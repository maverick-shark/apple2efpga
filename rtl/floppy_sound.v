==> flow/design.v <==
 module  floppy_sound (
	input clk,
	input [3:0]phs,
	input motor,
	input speaker,
	output reg pwm
);
reg [7:0]counter=0;
wire tc= counter[7:1]==(7'b1111111);
always @(posedge clk) counter<= tc ? 0 : counter+1;
wire [7:0]mix = inte[7:1]+inte[7:2]+{pulse,4'b0000}+{mnoise,2'b00}+22;
reg [7:0]level;  
always @(posedge clk) if (tc) level<=mix;
always @(posedge clk) pwm<=(counter==level)? 0 : (tc ? 1: pwm);
reg [7:0]inte;
always @(posedge clk) inte<= tc ? speaker : inte + speaker;
reg [2:0]decim=0;
wire dtc = (decim[2]&decim[0]);
always @(posedge clk) if (tc) decim <= dtc ? 0 : decim+1;
reg [12:0]lfsr=13'h1fff;
always @(posedge clk) if ((~dtc)&tc) lfsr<={lfsr[11:0],lfsr[12]^lfsr[11]^lfsr[10]^lfsr[7]};
wire mnoise=motor&lfsr[0];
reg [3:0]oph;
always @(posedge clk) oph<=phs;
wire [3:0]rising = phs&(~oph);
wire clic=(rising!=0);
reg [3:0]cpulse=0;
wire pulse=(cpulse!=0);
always @(posedge clk) cpulse<= clic ? 4'hf : ((pulse&tc&dtc)? cpulse-1 : cpulse);
endmodule
# == Step by step through the tools: floppy_sound ==
# The steps from the RTL of floppy_sound to its reports follow in flow order.
# Line numbers count from 1 in the design file above.
# Library cell names are shortened.
# Not given: n/a
# setup
design,floppy_sound
clock_port,clk
cell_library,sky130hd
lib_corner,tt_025C_1v80

# == Word-level counts ==
# Source: Yosys, flattened and elaborated, memories not mapped. Widths are those after wreduce; folded enables and synchronous resets count as part of the registers. Registers that Yosys merges into a memory's read port (data or address) are not register bits. Print and check cells do not count. Equal cells are merged and count once.
# classes
add_sub_neg,8
equal,2
mux,1
bitwise,11
reduce_logical,2
# op_table
cell,n
nonzero test 4 bit,2
adder 7 x 6 -> 8 bit,1
adder 8 x 1 -> 8 bit,1
adder 8 x 1 -> 8 bit (second input constant),1
adder 8 x 3 -> 8 bit,1
adder 8 x 5 -> 8 bit,1
adder 8 x 5 -> 8 bit (second input constant),1
equality test 8 bit,1
equality test 7 bit (second input constant),1
AND 1 bit,5
subtractor 4 x 1 -> 4 bit (second input constant),1
AND 4 bit,1
NOT 4 bit,1
XOR 1 bit,3
adder 3 x 1 -> 3 bit (second input constant),1
NOT 1 bit,1
two-way mux 1 bit,1
# bits
ff_bits,49
output_inout_bits,1
elab_cells,33

# == Depth ==
# Depth = most cells in a row (Yosys ltp): at word level without a register or memory, in the mapped netlist without a sequential cell, where the memories' decode and read muxes count.
# logic_depth
depth_word,4
abc_area,1
ltp_mapped,13
depth_no_buf,13

# == Synthesis result ==
# Source: synth_stat.txt of the flow (Yosys; design flattened, memories mapped). It holds for the ABC_AREA given above (unset counts as 0); a run with the other value may have another netlist.
# synth_totals
mapped_cells,261
yosys_area_mm2,0.0024261
seq_area_mm2,0.0012212
ffs,49
buf_cells,1
# by_type
cell_type,n,area_total_um2
edfxtp_1,24,720.691
dfxtp_1,25,500.48
ha_1,23,287.776
nand2_1,59,221.462
inv_1,51,191.434
nor2_1,25,93.84
xor2_1,9,78.826
fa_1,3,60.058
nand3_1,12,60.058
a21oi_1,9,45.043
xnor2_1,3,26.275
nand4_1,4,25.024
nand2_4,2,22.522
nor2_4,2,22.522
o21ai_0,4,20.019
buf_8,1,15.014
o22ai_1,2,12.512
inv_6,1,8.758
# Other cell types: 2; their cells: 2.

# == Worst setup path after synthesis ==
# Path of least setup slack by OpenSTA after synthesis, without wires, with an ideal clock, recovery checks aside; 20% of the period is set as input and as output delay. Where synthesis merged equal registers, the netlist keeps one of their names.
# synth_timing
kind,register to register
from,reg inte[3]
to,reg level[6]
clock_period_ps,3650
setup_time_ps,258
t_first_pin_ps,0
arrival_ps,2189
setup_slack_ps,1203
delay_ps,2447
driving_pins,10
n_path_buf,0
synth_period_reached_ps,2447
# "delay_ps" is the arrival time less input delay plus setup time.
# "driving_pins": output pins that drive a net of the path, with the launching flip-flop's if there is one; two outputs of one cell count as two.
# "synth_period_reached_ps" = period - worst setup slack (recovery checks aside). The figure is calculated, with input and output delays left at 20% of the set period.
# Between the ends stands the longest chain of elaborated cells between them, by number of cells; it is not shown to be the way that was timed. Of several equally long chains one is given.
# Each line given opens the expression or statement behind the cell; cells for indexed reads and writes are added by Yosys, which also makes memories of some case tables.
# synth_via
path_cell_list,dfxtp_1 inv_1 ha_1 fa_1 inv_1 ha_1 fa_1 nand3_1 nand2_1 xor2_1
elab_chain_cells,4
cells_between,4
cone_lines,1
classes_between,add/sub (4)
# synth_lines
item,line,source
from (decl),15,reg [7:0]inte;
from (assign),16,always @(posedge clk) inte<= tc ? speaker : inte + speaker;
adder 7 x 6 -> 8 bit,11,"wire [7:0]mix = inte[7:1]+inte[7:2]+{pulse,4'b0000}+{mnoise,2'b00}+22;"
adder 8 x 5 -> 8 bit,11,
adder 8 x 3 -> 8 bit,11,
adder 8 x 5 -> 8 bit,11,
to (assign),13,always @(posedge clk) if (tc) level<=mix;
to (decl),12,reg [7:0]level;

# == Worst path after layout ==
# Path of least setup slack in the final report of flow run 1 (OpenROAD, finished layout, wires in). Where an end is a register, its clock arrival counts in the times.
# The path's times are printed in steps of 10 ps; the period is the one set.
# layout_timing
kind,register to register
from,reg inte[3]
to,reg level[6]
clock_period_ps,2820
setup_time_ps,240
t_first_pin_ps,290
arrival_ps,2600
setup_slack_ps,270
driving_pins,10
n_path_buf,0
# Between the ends stands the longest chain of elaborated cells between them, by number of cells; it is not shown to be the way that was timed. Of several equally long chains one is given.
# layout_via
path_cell_list,dfxtp_1 inv_1 ha_1 fa_1 inv_1 ha_1 fa_1 nand3_1 nand2_1 xor2_1
elab_chain_cells,4
cells_between,4
cone_lines,1
classes_between,add/sub (4)
# layout_lines
item,line,source
from (decl),15,reg [7:0]inte;
from (assign),16,always @(posedge clk) inte<= tc ? speaker : inte + speaker;
adder 7 x 6 -> 8 bit,11,"wire [7:0]mix = inte[7:1]+inte[7:2]+{pulse,4'b0000}+{mnoise,2'b00}+22;"
adder 8 x 5 -> 8 bit,11,
adder 8 x 3 -> 8 bit,11,
adder 8 x 5 -> 8 bit,11,
to (assign),13,always @(posedge clk) if (tc) level<=mix;
to (decl),12,reg [7:0]level;

Lab notebook: floppy_sound

Measured data: module floppy_sound, platform sky130hd, 2 stored runs of the flow under differing settings, order arbitrary. Input and output delays are each 20% of the period that was set; the output load is 0.01 pF.
"achieved_clock_period_ps" means the clock period less the worst setup slack. The figure is calculated, with input and output delays left at 20% of the set period.
"worst_setup_path_time_ps" = time allowed to the worst setup path (clock period - input delay - output delay, where it has them) - its slack; a late launch clock adds to it, a late capture clock takes from it.
By "power_total_uw" is meant OpenSTA's value without simulated activity: inputs other than the clock are taken to toggle once in ten clock periods, and the tool carries that through the logic.
"worst_setup_path_time_ps" is given in steps of 10 ps.

Flow run 1, flow files:
==> flow/run.sh <==
#!/bin/bash
# the make line also repeats the synthesis and layout settings of config.mk as NAME=value (left out here)
make -C /OpenROAD-flow-scripts/flow DESIGN_CONFIG=/design/flow/config.mk WORK_HOME=/design/flow/orfs CLKGATE_MAP_FILE= finish
==> flow/config.mk <==
export PLATFORM = sky130hd
export DESIGN_NAME = floppy_sound
export DESIGN_NICKNAME = floppy_sound
export VERILOG_FILES = /design/flow/design.v
export SDC_FILE = /design/flow/constraint.sdc
export NUM_CORES = 4
export LEC_CHECK = 0
export ABC_AREA = 1
export CAP_MARGIN = 20
export CORE_MARGIN = 6
export CORE_UTILIZATION = 56
export CTS_CLUSTER_SIZE = 86
export PLACE_DENSITY_LB_ADDON = 0.22
export SLEW_MARGIN = 20
export TNS_END_PERCENT = 70
==> flow/constraint.sdc <==
create_clock -name core_clock -period 2.82 [get_ports {clk}]
set_input_delay 0.5640 -clock core_clock [delete_from_list [all_inputs] [get_ports {clk}]]
set_output_delay 0.5640 -clock core_clock [all_outputs]
set_load 0.01 [all_outputs]

==> results of flow run 1, as CSV <==
result,value
synthArea_mm2,0.0024261
die_footprint_mm2,0.0060559
layout_stdcell_area_mm2,0.0026413
finish.utilization_pct,64.6
ws_setup_ps,270
final_setup_tns_ps,0
worst_hold_slack_ps,428
power_total_uw,1148
achieved_clock_period_ps,2550
worst_setup_path_time_ps,2550
critical_path_kind,"register to register"

Flow run 2, flow files:
==> flow/run.sh <==
#!/bin/bash
# the make line also repeats the synthesis and layout settings of config.mk as NAME=value (left out here)
make -C /OpenROAD-flow-scripts/flow DESIGN_CONFIG=/design/flow/config.mk WORK_HOME=/design/flow/orfs CLKGATE_MAP_FILE= finish
==> flow/config.mk <==
export PLATFORM = sky130hd
export DESIGN_NAME = floppy_sound
export DESIGN_NICKNAME = floppy_sound
export VERILOG_FILES = /design/flow/design.v
export SDC_FILE = /design/flow/constraint.sdc
export NUM_CORES = 4
export LEC_CHECK = 0
export CAP_MARGIN = 10
export CORE_ASPECT_RATIO = 0.55
export CORE_MARGIN = 5
export CORE_UTILIZATION = 70
export CTS_CLUSTER_SIZE = 85
export PLACE_DENSITY_LB_ADDON = 0.03
export SETUP_SLACK_MARGIN = -0.17
export SLEW_MARGIN = 20
export TNS_END_PERCENT = 30
==> flow/constraint.sdc <==
create_clock -name core_clock -period 3.29 [get_ports {clk}]
set_input_delay 0.6580 -clock core_clock [delete_from_list [all_inputs] [get_ports {clk}]]
set_output_delay 0.6580 -clock core_clock [all_outputs]
set_load 0.01 [all_outputs]

==> results of flow run 2, as CSV <==
result,value
synthArea_mm2,0.0022772
die_footprint_mm2,0.0045451
layout_stdcell_area_mm2,0.0024961
finish.utilization_pct,79.6
ws_setup_ps,620
final_setup_tns_ps,0
worst_hold_slack_ps,425
power_total_uw,2115
achieved_clock_period_ps,2670
worst_setup_path_time_ps,2010
critical_path_kind,"input to register"
