==> flow/design.v <==
module gen_uart_mos_6551(
	input        reset,
	input        clk,
	input        clk_en,
	input  [7:0] din,
	output reg [7:0] dout,
	input        rnw,
	input        cs,
	input  [1:0] rs,
	output       irq_n,
	input        cts_n,
	input        dcd_n,
	input        dsr_n,
	output       dtr_n,
	output       rts_n,
	input        rx,
	output       tx
);
reg        sreset;
reg  [3:0] clk_div;
reg        rec_clk;
reg        irq_reset;
reg        tx_start;
reg  [2:0] parity;
reg        echo;
reg  [1:0] tx_ctrl;
reg        dtr;
reg        stop;
reg  [1:0] wordlen;
reg  [7:0] tdr;
reg        tdr_full;
wire       tx_busy;
reg        tx_irq;
reg        rx_reset;
wire [7:0] rx_data;
wire       rx_full;
wire       rx_ovr;
wire       rx_fe;
wire       rx_pe;
reg        rx_nie;
reg        rx_irq;
reg        rx_full_d;
reg        ext_irq;
reg        dcdb_latch;
reg        dsrb_latch;
wire [7:0] cmd = {parity, echo, tx_ctrl, rx_nie, dtr};
wire [7:0] ctrl = {stop, wordlen, rec_clk, clk_div};
wire [7:0] status = {~irq_n, dsrb_latch, dcdb_latch, ~tdr_full, rx_full, rx_ovr, rx_fe, rx_pe};
assign     dtr_n = ~dtr;
assign     rts_n = tx_ctrl == 0;
always @(posedge clk) begin
	if (reset | sreset) begin
		tx_irq <= 0;
		rx_irq <= 0;
		ext_irq <= 0;
		irq_reset <= 0;
		rx_full_d <= 0;
		tx_start <= 0;
		dtr <= 0;
		rx_nie <= 0;  
		tx_ctrl <= 0;
		echo <= 0;
		tdr_full <= 0;
		if (!cs) sreset <= 0;
		rx_reset <= 0;
		if (reset) begin
			parity <= 0;
			rec_clk <= 0;
			clk_div <= 0;
			stop <= 0;
			wordlen <= 0;
		end
	end else begin
		tx_start <= 0;
		rx_reset <= 0;
		irq_reset <= 0;
		if (cs & !rnw) begin
			case (rs)
				0: begin tdr <= din; tdr_full <= 1; end
				1: sreset <= 1;
				2: {parity, echo, tx_ctrl, rx_nie, dtr} <= din;
				3: {stop, wordlen, rec_clk, clk_div} <= din;
				default: ;
			endcase
		end
		if (cs & rnw) begin
			if (rs == 0) rx_reset <= 1;  
			if (rs == 1) irq_reset <= 1;  
		end
		if (!cs) begin
			if (irq_reset) begin
				rx_irq <= 0;
				tx_irq <= 0;
				ext_irq <= 0;
			end
			if (tdr_full & dtr & !tx_busy & !cts_n & !rts_n) begin
				tx_start <= 1;
				tdr_full <= 0;
				tx_irq <= 1;
			end
			rx_full_d <= rx_full;
			if (rx_full & ~rx_full_d)
				rx_irq <= 1;
			if (!ext_irq) begin
				dcdb_latch <= dcd_n;
				dsrb_latch <= dsr_n;
				if (dcdb_latch ^ dcd_n || dsrb_latch ^ dsr_n)
					ext_irq <= 1;
			end
		end
	end
end
assign irq_n = ~(ext_irq | (tx_irq && tx_ctrl == 1) | (rx_irq & !rx_nie));
always @(*) begin
	dout = 8'hff;
	if (cs & rnw) begin
		case (rs)
			0: dout = rx_data;
			1: dout = status;
			2: dout = cmd;
			3: dout = ctrl;
			default: ;
		endcase
	end
end
wire div_en;
gen_uart_mos_6551_baud_gen baud_gen(reset, clk, clk_en, clk_div, div_en);
wire rx_echo, tx_out;
assign tx = echo ? rx_echo : tx_out;
gen_uart_rx gen_uart_rx(
	.reset(reset | sreset),
	.reset_flags(rx_reset),
	.clk(clk),
	.clk_en(rec_clk ? div_en : clk_en),
	.clk_mult(2'd1),
	.wordlen(wordlen),
	.parity_en(parity[0]),
	.parity_ctrl(parity[2:1]),
	.rx_data(rx_data),
	.rx(rx),
	.rx_echo(rx_echo),
	.fe(rx_fe),
	.pe(rx_pe),
	.ovr(rx_ovr),
	.full(rx_full)
);
gen_uart_tx gen_uart_tx(
	.reset(reset | sreset),
	.clk(clk),
	.clk_en(div_en),
	.clk_mult(2'd1),
	.wordlen(wordlen),
	.parity_en(parity[0]),
	.parity_ctrl(parity[2:1]),
	.tx_data(tdr),
	.start(tx_start),
	.busy(tx_busy),
	.tx(tx_out)
);
endmodule
module gen_uart_mos_6551_baud_gen(
	input        reset,
	input        clk,
	input        clk_en,
	input  [3:0] clk_div,
	output       div_en
);
reg  [11:0] cnt;
reg  [11:0] cnt_val;
always @(*) begin
	case (clk_div)
	 1: cnt_val = 2303;  
	 2: cnt_val = 1535;  
	 3: cnt_val = 1047;  
	 4: cnt_val = 855;   
	 5: cnt_val = 767;   
	 6: cnt_val = 383;   
	 7: cnt_val = 191;   
	 8: cnt_val = 95;    
	 9: cnt_val = 63;    
	10: cnt_val = 47;    
	11: cnt_val = 31;    
	12: cnt_val = 23;    
	13: cnt_val = 15;    
	14: cnt_val = 11;    
	15: cnt_val = 5;     
	default: cnt_val = 0;
	endcase
end
assign div_en = clk_en && cnt == cnt_val;
always @(posedge clk) begin
	if (reset)
		cnt <= 0;
	else if (clk_en) begin
		cnt <= cnt + 1'd1;
		if (cnt == cnt_val) cnt <= 0;
	end
end
endmodule
module gen_uart_mc_6850(
	input        reset,
	input        clk,
	input        rx_clk_en,
	input        tx_clk_en,
	input  [7:0] din,
	output reg [7:0] dout,
	input        rnw,
	input        cs,
	input        rs,
	output reg   irq_n,
	input        cts_n,
	input        dcd_n,
	output       rts_n,
	input        rx,
	output       tx
);
reg        sreset;
wire [7:0] status = {~irq_n, rx_pe, rx_ovr, rx_fe, cts_n, dcd_n, ~tdr_full, rx_full};
reg        wordlen;
reg        parity_en;
reg        parity_odd;
reg  [1:0] clk_mult;
reg        rx_reset;
wire [7:0] rx_data;
wire       rx_pe;
wire       rx_fe;
wire       rx_ovr;
wire       rx_full;
reg        rx_ie;
reg  [7:0] tdr;
reg        tx_start;
wire       tx_busy;
reg        tdr_full;
reg  [1:0] tx_ctrl;
assign rts_n = tx_ctrl == 2;
always @(posedge clk) begin
	if (reset | sreset) begin
		tx_start <= 0;
		tdr_full <= 0;
		rx_reset <= 0;
		if (!cs) sreset <= 0;
		if (reset) begin
			rx_ie <= 0;
			tx_ctrl <= 0;
			parity_en <= 0;
			parity_odd <= 0;
			clk_mult <= 0;
			wordlen <= 0;
		end
	end else begin
		tx_start <= 0;
		rx_reset <= 0;
		if (cs & !rnw) begin
			if (!rs)
				if (din[1:0] == 2'b11) sreset <= 1;
				else begin
					clk_mult <= din[1:0];
					parity_odd <= din[2];
					parity_en <= din[4:3] != 2'b10;
					wordlen <= ~din[4];
					tx_ctrl <= din[6:5];
					rx_ie <= din[7];
				end
			else begin
				tdr <= din;
				tdr_full <= 1;
			end
		end
		if (cs & rnw & rs)
			rx_reset <= 1;  
		if (!cs & tdr_full & !tx_busy & !cts_n & !rts_n) begin
			tx_start <= 1;
			tdr_full <= 0;
		end
	end
end
always @(*) begin
	dout = 8'hff;
	if (cs & rnw)
		dout = rs ? rx_data : status;
end
always @(posedge clk) begin : irq_logic
	if (reset | sreset)
		irq_n <= 1;
	else
		irq_n <= ~((tx_ctrl == 1 && !tdr_full) || (rx_ie && (rx_full | rx_ovr)));
end
gen_uart_rx gen_uart_rx(
	.reset(reset | sreset),
	.reset_flags(rx_reset),
	.clk(clk),
	.clk_en(rx_clk_en),
	.clk_mult(clk_mult),
	.wordlen({1'b0, wordlen}),
	.parity_en(parity_en),
	.parity_ctrl({1'b0, ~parity_odd}),
	.rx_data(rx_data),
	.rx(rx),
	.rx_echo(),
	.fe(rx_fe),
	.pe(rx_pe),
	.ovr(rx_ovr),
	.full(rx_full)
);
gen_uart_tx gen_uart_tx(
	.reset(reset | sreset),
	.clk(clk),
	.clk_en(tx_clk_en),
	.clk_mult(clk_mult),
	.wordlen({1'b0, wordlen}),
	.parity_en(parity_en),
	.parity_ctrl({1'b0, ~parity_odd}),
	.tx_data(tdr),
	.start(tx_start),
	.busy(tx_busy),
	.tx(tx)
);
endmodule
module gen_uart_ay_31015(
	input        reset,
	input        clk,
	input        rx_clk_en,
	input        tx_clk_en,
	input  [7:0] din,
	output [7:0] dout,
	input        ds_n,
	output       eoc,
	output       pe,
	output       fe,
	output       ovr,
	output reg   tbmt,
	output       dav,
	input        rdav_n,
	input        cs,
	input        np,   
	input        tsb,  
	input  [1:0] nb,   
	input        eps,  
	input        rx,
	output       tx
);
reg   [1:0] wordlen;
reg         parity_en;
reg         parity_even;
reg   [7:0] tdr;
reg         tx_start;
wire        tx_busy;
assign      eoc = ~tx_busy;
always @(posedge clk) begin
	if (reset) begin
		tbmt <= 1;
		tx_start <= 0;
		parity_en <= 0;
		parity_even <= 0;
		wordlen <= 0;
	end else begin
		if (cs) {parity_en, parity_even, wordlen} <= {~np, eps, ~nb};
		tx_start <= 0;
		if (!ds_n) begin
			tdr <= din;
			tbmt <= 0;
		end
		if (ds_n & !tbmt & !tx_busy) begin
			tx_start <= 1;
			tbmt <= 1;
		end
	end
end
gen_uart_rx #(.ALT_OVR(1'b1)) gen_uart_rx(
	.reset(reset),
	.reset_flags(!rdav_n),
	.clk(clk),
	.clk_en(rx_clk_en),
	.clk_mult(2'd1),
	.wordlen(wordlen),
	.parity_en(parity_en),
	.parity_ctrl({1'b0, parity_even}),
	.rx_data(dout),
	.rx(rx),
	.rx_echo(),
	.fe(fe),
	.pe(pe),
	.ovr(ovr),
	.full(dav)
);
gen_uart_tx gen_uart_tx(
	.reset(reset),
	.clk(clk),
	.clk_en(tx_clk_en),
	.clk_mult(2'd1),
	.wordlen(wordlen),
	.parity_en(parity_en),
	.parity_ctrl({1'b0, parity_even}),
	.tx_data(tdr),
	.start(tx_start),
	.busy(tx_busy),
	.tx(tx)
);
endmodule
module gen_uart_tr_1602(
	input        reset,
	input        clk,
	input        rx_clk_en,  
	input        tx_clk_en,  
	input  [7:0] din,
	output [7:0] dout,
	input        thrl,   
	output       pe,     
	output       fe,     
	output       oe,     
	output reg   thre,   
	output       tre,    
	output       dr,     
	input        drr_n,  
	input        crl,  
	input        pi,   
	input        sbs,  
	input  [1:0] wls,  
	input        epe,  
	input        rx,
	output       tx
);
reg   [1:0] wordlen;
reg         parity_en;
reg         parity_even;
reg   [7:0] tdr;
reg         tx_start;
wire        tx_busy;
assign      tre = ~tx_busy;
always @(posedge clk) begin
	if (reset) begin
		thre <= 1;
		tx_start <= 0;
		parity_en <= 0;
		parity_even <= 0;
		wordlen <= 0;
	end else begin
		if (crl) {parity_en, parity_even, wordlen} <= {~pi, epe, ~wls};
		tx_start <= 0;
		if (thrl) begin
			tdr <= din;
			thre <= 0;
		end
		if (!thrl & !thre & !tx_busy) begin
			tx_start <= 1;
			thre <= 1;
		end
	end
end
gen_uart_rx #(.ALT_OVR(1'b1)) gen_uart_rx(
	.reset(reset),
	.reset_flags(!drr_n),
	.clk(clk),
	.clk_en(rx_clk_en),
	.clk_mult(2'd1),
	.wordlen(wordlen),
	.parity_en(parity_en),
	.parity_ctrl({1'b0, parity_even}),
	.rx_data(dout),
	.rx(rx),
	.rx_echo(),
	.fe(fe),
	.pe(pe),
	.ovr(oe),
	.full(dr)
);
gen_uart_tx gen_uart_tx(
	.reset(reset),
	.clk(clk),
	.clk_en(tx_clk_en),
	.clk_mult(2'd1),
	.wordlen(wordlen),
	.parity_en(parity_en),
	.parity_ctrl({1'b0, parity_even}),
	.tx_data(tdr),
	.start(tx_start),
	.busy(tx_busy),
	.tx(tx)
);
endmodule
module gen_uart_rx(
	input        reset,
	input        reset_flags,
	input        clk,
	input        clk_en,
	input  [1:0] clk_mult,  
	input  [1:0] wordlen,  
	input        parity_en,
	input  [1:0] parity_ctrl,  
	output reg [7:0] rx_data,
	input        rx,
	output reg   rx_echo,
	output reg   pe,
	output reg   fe,
	output reg   ovr,
	output reg   full
);
parameter ALT_OVR = 1'b0;
reg  [5:0] cnt;
reg  [5:0] start_pos;
reg  [7:0] shift_reg;
reg  [3:0] bit_cnt;
reg        bit_en;
reg        parity;
reg        parity_err;
reg  [7:0] rx_next;
reg  [3:0] rx_filter;
reg        rx_filtered;
wire       rx_in = |clk_mult ? rx_filtered : rx;
always @(posedge clk) begin
	if (reset) begin
		cnt <= 0;
		bit_en <= 0;
		rx_filter <= 4'b1111;
		rx_filtered <= 1;
	end else begin
		bit_en <= 0;
		if (clk_en) begin
			rx_filter <= { rx, rx_filter[3:1] };
			if ({ rx, rx_filter[3:1] }  == 4'b0000) rx_filtered = 0;
			if ({ rx, rx_filter[3:1] }  == 4'b1111) rx_filtered = 1;
			cnt <= cnt + 1'd1;
			case (clk_mult)
				1: bit_en <= cnt[3:0] == (start_pos[3:0] + 4'd7);
				2: bit_en <= cnt == (start_pos + 6'd31);
				default: bit_en <= 1;
			endcase
		end
	end
end
always @(*)
	case (wordlen)
		1: rx_next = { 1'd0, shift_reg[7:1] };
		2: rx_next = { 2'd0, shift_reg[7:2] };
		3: rx_next = { 3'd0, shift_reg[7:3] };
		default: rx_next = shift_reg[7:0];
	endcase
always @(*)
	case (parity_ctrl)
		0: parity_err = ~(^rx_next ^ parity);  
		1: parity_err = ^rx_next ^ parity;  
		default: parity_err = 0;
	endcase
always @(posedge clk) begin
	if (reset) begin
		pe <= 0;
		fe <= 0;
		ovr <= 0;
		full <= 0;
		bit_cnt <= 0;
	end else begin
		if (reset_flags) begin
			fe <= 0;
			ovr <= 0;
			pe <= 0;
			full <= 0;
		end
		if (bit_en) rx_echo <= rx_in;
		if (bit_cnt == 0 && !rx_in) begin
			bit_cnt <= 4'd10 - wordlen + parity_en;
			start_pos <= cnt;  
		end
		if (bit_en && bit_cnt != 0) begin
			bit_cnt <= bit_cnt - 1'd1;
			shift_reg <= { rx_in, shift_reg[7:1] };
			if (bit_cnt == 2) begin
				parity <= rx_in;
				if (parity_en) shift_reg <= shift_reg;  
			end
			if (bit_cnt == 1) begin
				full <= 1;
				if (!rx_in)  
					fe <= 1;
				if (ALT_OVR) begin
					if (full) ovr <= 1;
					rx_data <= rx_next;
					pe <= parity_err & parity_en;
				end else begin
					if (full)
						ovr <= 1;
					else begin
						rx_data <= rx_next;
						pe <= parity_err & parity_en;
					end
				end
			end
		end
	end
end
endmodule
module gen_uart_tx(
	input        reset,
	input        clk,
	input        clk_en,
	input  [1:0] clk_mult,  
	input  [1:0] wordlen,  
	input        parity_en,
	input  [1:0] parity_ctrl,  
	input  [7:0] tx_data,
	input        start,
	output       busy,
	output       tx
);
reg  [5:0] cnt;
reg [11:0] shift_reg;
reg  [3:0] bit_cnt;
reg        bit_en;
reg        parity;
always @(*) begin
	if (!parity_en)
		parity = 1;
	else case (parity_ctrl)
		0: parity = ~^tx_data;  
		1: parity = ^tx_data;  
		2: parity = 1;  
		default: parity = 0;  
	endcase
end
always @(posedge clk) begin
	if (reset) begin
		cnt <= 0;
		bit_en <= 0;
	end else begin
		bit_en <= 0;
		if (clk_en) begin
			cnt <= cnt + 1'd1;
			case (clk_mult)
				0: bit_en <= 1;
				1: bit_en <= cnt[3:0] == 0;
				default: bit_en <= cnt == 0;
			endcase
		end
	end
end
assign busy = bit_cnt != 0;
assign tx = shift_reg[0];
always @(posedge clk) begin
	reg start_d;
	if (reset) begin
		bit_cnt <= 0;
		start_d <= 0;
		shift_reg[0] <= 1;
	end else begin
		start_d <= start;
		if (start & ~start_d) begin
			bit_cnt <= 4'd11 - wordlen + parity_en;
			shift_reg <= { 1'b1, parity, tx_data, 1'b0, 1'b1 };
			case (wordlen)
				1: shift_reg[10:9] <= {1'b1, parity};
				2: shift_reg[10:8] <= {2'b11, parity};
				3: shift_reg[10:7] <= {3'b111, parity};
				default: ;
			endcase
		end
		if (bit_en && bit_cnt != 0) begin
			bit_cnt <= bit_cnt - 1'd1;
			shift_reg <= { 1'b1, shift_reg[10:1] };
		end
	end
end
endmodule
# == Reports on gen_uart_mos_6551 ==
# What the tools print for gen_uart_mos_6551, step after step.
# Line numbers count from 1 in the design file above.
# Cell names lack the library's common part.
# The mark - stands for no value.
# design
top_module,gen_uart_mos_6551
clk_port,clk
lib,sky130hd
corner,tt_025C_1v80

# == Elaborated design ==
# Yosys after proc, flatten, opt, wreduce and memory -nomap, before mapping. Print and check cells are not counted. Equal cells are merged and count once.
# Memory sizes are those after Yosys's memory passes, which may raise the word count (mostly to a power of two), join words into wider ones and drop unused or constant bits.
# word_totals
ff_bits,112
latch_bits,0
ramBits,0
rom_bits,192
clocked_rd_ports_x_width,12
mem_count,1
out_inout_bits,12
# memory_table
memory,words,word_bits,rd,wr,line,source
(name not given),16,12,1,0,171,case (clk_div)
# classes
n_addsub,10
mul,0
n_div,0
cmp,0
n_eq,17
shift,0
n_mux,82
bitwise,29
n_reduce_logical,52
# op_table
op,count
1-bit two-way mux,52
4-bit two-way mux,9
8-bit case mux with 4-bit select,1
8-bit case mux with 3-bit select,1
8-bit two-way mux,3
3-bit AND reduction,7
2-bit nonzero test,9
8-bit parity,2
2-bit AND reduction,7
1-bit inverter,13
12-bit by 1-bit adder with 12-bit output (second input constant),1
12-bit == test,1
4-bit logical NOT,3
6-bit by 1-bit adder with 6-bit output (second input constant),2
12-bit two-way mux,1
6-bit two-way mux,2
3-bit two-way mux,4
1-bit AND,10
2-bit == test (second input constant),5
2-bit OR reduction,5
2-bit two-way mux,5
2-bit by 1-bit == test with 1-bit output (second input constant),4
4-bit by 1-bit adder with 4-bit output,2
4-bit by 1-bit subtractor with 4-bit output (second input constant),2
4-bit by 2-bit subtractor with 4-bit output (first input constant),2
4-bit nonzero test,2
8-bit XNOR reduction,1
1-bit logical NOT,6
# Not listed: further kinds 15, cells in them 28.

# == Depth ==
# Yosys ltp: most cells in a row. Word level: on the elaborated netlist, between registers, memories and ports. Mapped: between sequential cells and ports; inverters and the memories' decode and read muxes count.
# depth
ltp_word,10
ABC_AREA,0
mapped_depth,9
depth_no_buf,9

# == Mapped cells and area ==
# Source: synth_stat.txt of the flow (Yosys; design flattened, memories mapped). It holds for the ABC_AREA given above (unset counts as 0); a run with the other value may have another netlist.
# Totals and module areas in this step are rounded.
# mapped
stdcells,527
yosys_area_um2,5630
ffs,119
# types
type,count,area_total_um2
edfxtp_1,54,1.62E+03
dfxtp_1,65,1.3E+03
xnor2_1,33,289.027
ha_1,18,225.216
nor2_1,59,221.462
mux4_2,9,202.694
xor2_1,19,166.41
mux2i_1,15,150.144
nand2_1,38,142.637
a21oi_1,25,125.12
inv_1,23,86.333
o21ai_0,17,85.082
and2_1,13,81.328
or2_2,11,68.816
nand3_1,12,60.058
nor3_1,11,55.053
mux4_1,2,52.55
nand4_1,8,50.048
# Not listed: further types 36, cells in them 95.
# The figures by module come from a second, unflattened synthesis with its own total; it is not the netlist above.
# unflattened
cells_unflattened,560
hier_area_um2,5937
# Each row is one instance without its submodules.
# by_module
module,n_inst,n_cells,area_um2,seq_area_um2
gen_uart_rx,1,179,2091,1101
gen_uart_mos_6551,1,129,1633,920.9
gen_uart_tx,1,126,1172,560.5
gen_uart_mos_6551_baud_gen,1,126,1041,240.2

# == Path before layout ==
# OpenSTA on the mapped netlist: ideal clock, no wires. The path of least setup slack (recovery checks aside). Input and output delay are each 20% of the period. Register names are those of the netlist, which keeps one name where synthesis merged equal registers.
# synth_path
path_kind,input -> register
from,input reset
to,register gen_uart_rx.shift_reg[0]
tclk_ns,2.63
input_delay_ns,0.526
t_first_pin_ns,0.526
arrival_time_ns,2.008
required_time_ns,2.241
setup_slack_ns,0.233
delay_ns,1.871
stages,5
path_buffers,3
synth_period_reached_ns,2.397
# "delay_ns" = arrival - input delay + setup time.
# "stages" counts driving pins, that of a launching flip-flop among them; a cell with two outputs on the path counts twice.
# "synth_period_reached_ns" is the clock period less the worst setup slack; recovery checks do not enter. This is arithmetic on one report: input and output delays are still those of the set period (20% each).
# The rows between start and end are the longest chain of elaborated cells between them; the timing report does not say that the signal goes this way. Where chains are equally long, one stands for them.
# A line is the first line of the expression or statement that the cell stems from. Yosys adds cells for indexed reads and writes and turns some case tables into memories.
# synth_via
cell_sequence,clkbuf_1 or2_2 clkbuf_1 buf_2 a311oi_1
elab_chain_cells,3
cells_between,3
# synth_rtl
element,line,source
start: declaration,2,"input reset,"
1-bit bitwise OR,131,".reset(reset | sreset),"
1-bit inverter,-,
3-bit AND reduction,-,
end: assignment,565,"shift_reg <= { rx_in, shift_reg[7:1] };"
end: assignment,568,if (parity_en) shift_reg <= shift_reg;
end: declaration,501,reg  [7:0] shift_reg;

# == Worst path after layout ==
# Path of least setup slack in the final report of run 1 (OpenROAD, finished layout, wires in). Where an end is a register, its clock arrival counts in the times.
# layout_path
path_kind,input -> output
from,input rs[0]
to,output dout[2]
tclk_ns,2.65
input_delay_ns,0.53
t_first_pin_ns,0.53
arrival_time_ns,2.27
required_time_ns,2.12
setup_slack_ns,-0.15
stages,5
path_buffers,3
# The rows between start and end are the longest chain of elaborated cells between them; the timing report does not say that the signal goes this way. Where chains are equally long, one stands for them.
# layout_via
cell_sequence,clkdlybuf4s50_1 buf_12 mux4_2 or2_2 dlygate4sd2_1
elab_chain_cells,3
cells_between,6
# layout_rtl
element,line,source
start: declaration,9,"input [1:0] rs,"
2-bit == test,117,case (rs)
8-bit case mux with 4-bit select,117,
8-bit two-way mux,116,if (cs & rnw) begin
end: declaration,6,"output reg [7:0] dout,"

# Module gen_uart_mos_6551, platform sky130hd: 2 stored runs of the flow (Yosys, OpenROAD) with differing settings, in no particular order. Input and output delays are each 20% of the period that was set; the output load is 0.01 pF.
# By "achieved_period_ns" is meant the clock period of the run minus its worst setup slack. This is arithmetic on one report: input and output delays are still those of the set period (20% each).
# "worstPathTime_ns" = time allowed to the worst setup path (clock period - input delay - output delay, where it has them) - its slack; a late launch clock adds to it, a late capture clock takes from it.
# The results are shown rounded.
# Settings: . = not set for that run.
item,run 1,run 2
period_ns,2.65,2.36
SETUP_SLACK_MARGIN,-0.24,-0.16
CAP_MARGIN,20,20
CORE_MARGIN,2,4
CORE_UTILIZATION,40,53
SLEW_MARGIN,20,20
PLACE_DENSITY_LB_ADDON,.,0.09
CELL_PAD_IN_SITES_DETAIL_PLACEMENT,.,0
ABC_AREA,.,0
GPL_TIMING_DRIVEN,.,1
GPL_ROUTABILITY_DRIVEN,.,0
CTS_CLUSTER_DIAMETER,.,395
ys_area_um2,5630,5630
dieArea_um2,15040,12340
finalCellArea_um2,6917,7077
finish.utilization_pct,50.0,68.5
setup_worst_slack_ns,-0.145,-0.120
total_negative_slack_ns,-0.962,-0.721
final_hold_ws_ns,0.464,0.473
achieved_period_ns,2.795,2.480
worstPathTime_ns,1.74,2.01
timing.worst_path_kind,input -> output,register -> output
